==> flow/design.v <==
module key_control (
    input wire sys_clk,
    input wire sys_rst_n,
    input wire [3:0] key,
    output reg [3:0] wave_select
);
    parameter sin_wave = 4'b0001,    
        squ_wave = 4'b0010,          
        tri_wave = 4'b0100,          
        saw_wave = 4'b1000;          
    wire key0;
    wire key1;
    wire key2;
    wire key3;
    always @(posedge sys_clk or negedge sys_rst_n) begin
        if (sys_rst_n == 1'b0)
            wave_select <= 4'b0000;
        else if (key0 == 1'b1)
            wave_select <= sin_wave;
        else if (key1 == 1'b1)
            wave_select <= squ_wave;
        else if (key2 == 1'b1)
            wave_select <= tri_wave;
        else if (key3 == 1'b1)
            wave_select <= saw_wave;
    end
    key_filter key_filter_inst0 (
        .sys_clk(sys_clk),
        .sys_rst_n(sys_rst_n),
        .key_in(key[0]),
        .key_flag(key0)
    );
    key_filter key_filter_inst1 (
        .sys_clk(sys_clk),
        .sys_rst_n(sys_rst_n),
        .key_in(key[1]),
        .key_flag(key1)
    );
    key_filter key_filter_inst2 (
        .sys_clk(sys_clk),
        .sys_rst_n(sys_rst_n),
        .key_in(key[2]),
        .key_flag(key2)
    );
    key_filter key_filter_inst3 (
        .sys_clk(sys_clk),
        .sys_rst_n(sys_rst_n),
        .key_in(key[3]),
        .key_flag(key3)
    );
endmodule
`timescale 1ns / 1ns
module key_filter#(
        parameter CNT_max = 20'd99_9999
    )
    (
        input wire sys_clk,
        input wire sys_rst_n, 
        input wire key_in,
        output reg key_flag
    ); 
    reg [19:0] cnt_20ms; 
    always @(posedge sys_clk or negedge sys_rst_n) begin
        if (sys_rst_n == 1'b0)
            cnt_20ms <= 20'b0;
        else if (key_in == 1'b1)
            cnt_20ms <= 20'b0; 
        else if (cnt_20ms == CNT_max && key_in == 1'b0)
            cnt_20ms <= cnt_20ms;
        else
            cnt_20ms <= cnt_20ms + 1'b1;
    end
    always @(posedge sys_clk or negedge sys_rst_n) begin
        if (sys_rst_n == 1'b0)
            key_flag <= 1'b0; 
        else if (cnt_20ms == CNT_max - 1'b1) 
            key_flag <= 1'b1;
        else
            key_flag <= 1'b0;  
    end
endmodule
**Tool chain data of key_control**

What the tools print for key_control, step after step.
Lines are those of the file above, counted from 1.
Cell names lack the library's common part.
A cell with n/a has no value.

- Top: key_control
- Clock port: sys_clk
- Standard-cell library: sky130hd
- Library corner: tt_025C_1v80

**After elaboration**

Yosys after proc, flatten, opt, wreduce and memory -nomap, before mapping. Memory bits, and registers merged into a memory's read port (data or address), are not among the register bits. Print and check cells are not counted. Equal cells are merged and count once.

- Word-level cells: 50
- Input port bits: 6
- Output and inout port bits: 4
- Flip-flop bits (word level): 88

- Reductions and logical operators: 5
- Bitwise operators: 4
- Equality and inequality tests: 12
- $add $sub $neg: 4
- Muxes and demuxes: 16

Operator list:

| operator | count |
|---|---|
| 20-bit == test with constant B | 8 |
| 20-bit two-way mux | 8 |
| 20-bit by 1-bit adder with 20-bit output with constant B | 4 |
| 4-bit two-way mux | 4 |
| 2-bit inequality test with constant B | 4 |
| 1-bit logical AND | 4 |
| 1-bit NOT | 4 |
| 4-bit nonzero test | 1 |
| 1-bit two-way mux | 4 |

**Longest topological paths**

Yosys ltp: most cells in a row. Word level: on the elaborated netlist, between registers, memories and ports. Mapped: between sequential cells and ports; inverters and the memories' decode and read muxes count.

- Word-level depth: 4
- ABC_AREA: 0
- Mapped depth: 6
- Gate-level depth less buffers: 5

**Synthesis result**

Yosys stat after the flow's synthesis: flattened, memories mapped to cells. It holds for the ABC_AREA given above (unset counts as 0); a run with the other value may have another netlist.

- Flip-flop cells: 88
- Cell count: 483
- Sequential part of the area: 2,202.1 um^2
- Synthesis area: 4,589.4 um^2

Cells by type:

| cell | count | total area (um^2) |
|---|---|---|
| dfrtp_1 | 88 | 2.2E+03 |
| a21oi_1 | 41 | 205.197 |
| nor2_1 | 45 | 168.912 |
| nand3_1 | 29 | 145.139 |
| or3_1 | 22 | 137.632 |
| mux2_2 | 12 | 135.13 |
| xnor2_1 | 15 | 131.376 |
| o21ai_0 | 23 | 115.11 |
| nand4_1 | 18 | 112.608 |
| and4_1 | 12 | 105.101 |
| ha_1 | 8 | 100.096 |
| nand2_1 | 25 | 93.84 |
| xor2_1 | 9 | 78.826 |
| nor2b_1 | 11 | 68.816 |
| a211oi_1 | 9 | 67.565 |
| or4_1 | 9 | 67.565 |
| inv_1 | 17 | 63.811 |
| nor4b_1 | 7 | 61.309 |

Not listed: further types 21, cells in them 83.
The figures by module come from a second, unflattened synthesis with its own total; it is not the netlist above.

- Cell total of the unflattened synthesis: 470
- Area (unflattened synthesis): 4,777.1 um^2

Rows give one instance, submodules left out.

By module:

| module | seq. area (um^2) | area (um^2) | cells | times used |
|---|---|---|---|---|
| key_filter | 525.5 | 1,154.9 | 114 | 4 |
| key_control | 100.1 | 157.7 | 14 | 1 |

**Timing after synthesis**

Path of least setup slack by OpenSTA after synthesis, without wires, with an ideal clock, recovery checks aside; 20% of the period is set as input and as output delay. Where synthesis merged equal registers, the netlist keeps one of their names.

- Path type: flip-flop to flip-flop
- Start: reg key_filter_inst2.cnt_20ms[1]
- End: reg key_filter_inst2.cnt_20ms[16]
- Path buffers: 0
- Period: 1.78 ns
- Stages on the path: 6
- Slack: -0.153 ns
- Path delay: 1.933 ns
- Arrival time: 1.808 ns
- Required time: 1.655 ns
- Library setup time: 0.125 ns
- Synthesis period reached: 1.933 ns

"path delay" is the arrival time less input delay plus setup time.
"stages on the path": output pins that drive a net of the path, with the launching flip-flop's if there is one; two outputs of one cell count as two.
"synthesis period reached" is the clock period less the worst setup slack; recovery checks do not enter. This is arithmetic on one report: input and output delays are still those of the set period (20% each).
The rows between start and end are the longest chain of elaborated cells between them; the timing report does not say that the signal goes this way. Where chains are equally long, one stands for them.
Each line given opens the expression or statement behind the cell; cells for indexed reads and writes are added by Yosys, which also makes memories of some case tables.
A register here has more assigning lines than the two given.

- Cells stage by stage: dfrtp_1 -> ha_1 -> nand3_1 -> nor4_1 -> nand3_1 -> mux2_2
- Length of the longest elaborated chain: 4
- Elaborated cells on any way between the ends: 6
- Source lines of those cells: 3
- Those cells by class: add/sub: 1; eq/ne: 2; mux: 2; reduce/logical: 1

RTL lines, path after synthesis:

| element | RTL line | RTL |
|---|---|---|
| start, declared | 62 | `reg [19:0] cnt_20ms;` |
| start, assigned | 69 | `cnt_20ms <= cnt_20ms;` |
| start, assigned | 71 | `cnt_20ms <= cnt_20ms + 1'b1;` |
| 20-bit == test | 68 | `else if (cnt_20ms == CNT_max && key_in == 1'b0)` |
| 1-bit logical AND | 68 |  |
| 20-bit two-way mux | 68 |  |
| 20-bit two-way mux | 66 | `else if (key_in == 1'b1)` |
| end, assigned | 69 |  |
| end, assigned | 71 |  |
| end, declared | 62 |  |

**Worst path after layout**

Path of least setup slack in the final report of flow run 1 (OpenROAD, finished layout, wires in). Where an end is a register, its clock arrival counts in the times.

- Path type: flip-flop to flip-flop
- Start: reg key_filter_inst0.cnt_20ms[4]
- End: reg key_filter_inst0.cnt_20ms[18]
- Slack: 0.42 ns
- Period: 2.21 ns
- Required time: 2.48 ns
- Stages on the path: 5
- Library setup time: 0.07 ns
- Path buffers: 0
- Arrival time: 2.06 ns

The rows between start and end are the longest chain of elaborated cells between them; the timing report does not say that the signal goes this way. Where chains are equally long, one stands for them.
A register here has more assigning lines than the two given.

- Cells stage by stage: dfrtp_2 -> nand4_4 -> or4_4 -> or4_4 -> a21oi_2
- Length of the longest elaborated chain: 4
- Elaborated cells on any way between the ends: 6
- Source lines of those cells: 3
- Those cells by class: add/sub: 1; eq/ne: 2; mux: 2; reduce/logical: 1

RTL lines, path post-layout:

| element | RTL line | RTL |
|---|---|---|
| start, declared | 62 | `reg [19:0] cnt_20ms;` |
| start, assigned | 69 | `cnt_20ms <= cnt_20ms;` |
| start, assigned | 71 | `cnt_20ms <= cnt_20ms + 1'b1;` |
| 20-bit == test | 68 | `else if (cnt_20ms == CNT_max && key_in == 1'b0)` |
| 1-bit logical AND | 68 |  |
| 20-bit two-way mux | 68 |  |
| 20-bit two-way mux | 66 | `else if (key_in == 1'b1)` |
| end, assigned | 69 |  |
| end, assigned | 71 |  |
| end, declared | 62 |  |

Record of 2 stored runs of the RTL-to-layout flow on key_control, platform sky130hd. The runs are unordered. Constraints: input delay and output delay 20% of the set period each, output load 0.01 pF.
"period achieved": clock period set for the run, less the worst setup slack. It is reckoned from that one timing run; input and output delays stay at 20% of the period that was set.
"worst path time" = time allowed to the worst setup path (clock period - input delay - output delay, where it has them) - its slack; a late launch clock adds to it, a late capture clock takes from it.

### Flow run 1

==> flow/run.sh <==
#!/bin/bash
# the make line also repeats the synthesis and layout settings of config.mk as NAME=value (left out here)
make -C /OpenROAD-flow-scripts/flow DESIGN_CONFIG=/design/flow/config.mk WORK_HOME=/design/flow/orfs CLKGATE_MAP_FILE= finish
==> flow/config.mk <==
export PLATFORM = sky130hd
export DESIGN_NAME = key_control
export DESIGN_NICKNAME = key_control
export VERILOG_FILES = /design/flow/design.v
export SDC_FILE = /design/flow/constraint.sdc
export NUM_CORES = 4
export LEC_CHECK = 0
export CAP_MARGIN = 0
export CORE_MARGIN = 2
export CORE_UTILIZATION = 39
export CTS_CLUSTER_DIAMETER = 140
export CTS_CLUSTER_SIZE = 83
export GPL_ROUTABILITY_DRIVEN = 1
export MIN_ROUTING_LAYER = met1
export PLACE_DENSITY = 0.5
export SETUP_SLACK_MARGIN = 0.43
export SLEW_MARGIN = 20
==> flow/constraint.sdc <==
create_clock -name core_clock -period 2.21 [get_ports {sys_clk}]
set_input_delay 0.4420 -clock core_clock [delete_from_list [all_inputs] [get_ports {sys_clk}]]
set_output_delay 0.4420 -clock core_clock [all_outputs]
set_load 0.01 [all_outputs]

Results of flow run 1:
- Area of the synthesized netlist: 4,589.4 um^2
- Die area: 12,651.8 um^2
- Standard-cell area after routing: 5,612.9 um^2
- Worst setup slack after layout: 0.422 ns
- Setup TNS: 0.000 ns
- Period achieved: 1.788 ns
- Worst path time: 1.79 ns
- Kind of the worst setup path: flip-flop to flip-flop

### Flow run 2

==> flow/run.sh <==
#!/bin/bash
# the make line also repeats the synthesis and layout settings of config.mk as NAME=value (left out here)
make -C /OpenROAD-flow-scripts/flow DESIGN_CONFIG=/design/flow/config.mk WORK_HOME=/design/flow/orfs CLKGATE_MAP_FILE= finish
==> flow/config.mk <==
export PLATFORM = sky130hd
export DESIGN_NAME = key_control
export DESIGN_NICKNAME = key_control
export VERILOG_FILES = /design/flow/design.v
export SDC_FILE = /design/flow/constraint.sdc
export NUM_CORES = 4
export LEC_CHECK = 0
export CAP_MARGIN = 20
export CELL_PAD_IN_SITES_DETAIL_PLACEMENT = 1
export CORE_MARGIN = 7
export CORE_UTILIZATION = 64
export CTS_CLUSTER_DIAMETER = 271
export PLACE_DENSITY_LB_ADDON = 0.14
export SLEW_MARGIN = 30
export TNS_END_PERCENT = 75
==> flow/constraint.sdc <==
create_clock -name core_clock -period 2.89 [get_ports {sys_clk}]
set_input_delay 0.5780 -clock core_clock [delete_from_list [all_inputs] [get_ports {sys_clk}]]
set_output_delay 0.5780 -clock core_clock [all_outputs]
set_load 0.01 [all_outputs]

Results of flow run 2:
- Area of the synthesized netlist: 4,589.4 um^2
- Die area: 9,737.7 um^2
- Standard-cell area after routing: 4,933.5 um^2
- Worst setup slack after layout: 0.458 ns
- Setup TNS: 0.000 ns
- Period achieved: 2.432 ns
- Worst path time: 2.43 ns
- Kind of the worst setup path: flip-flop to flip-flop
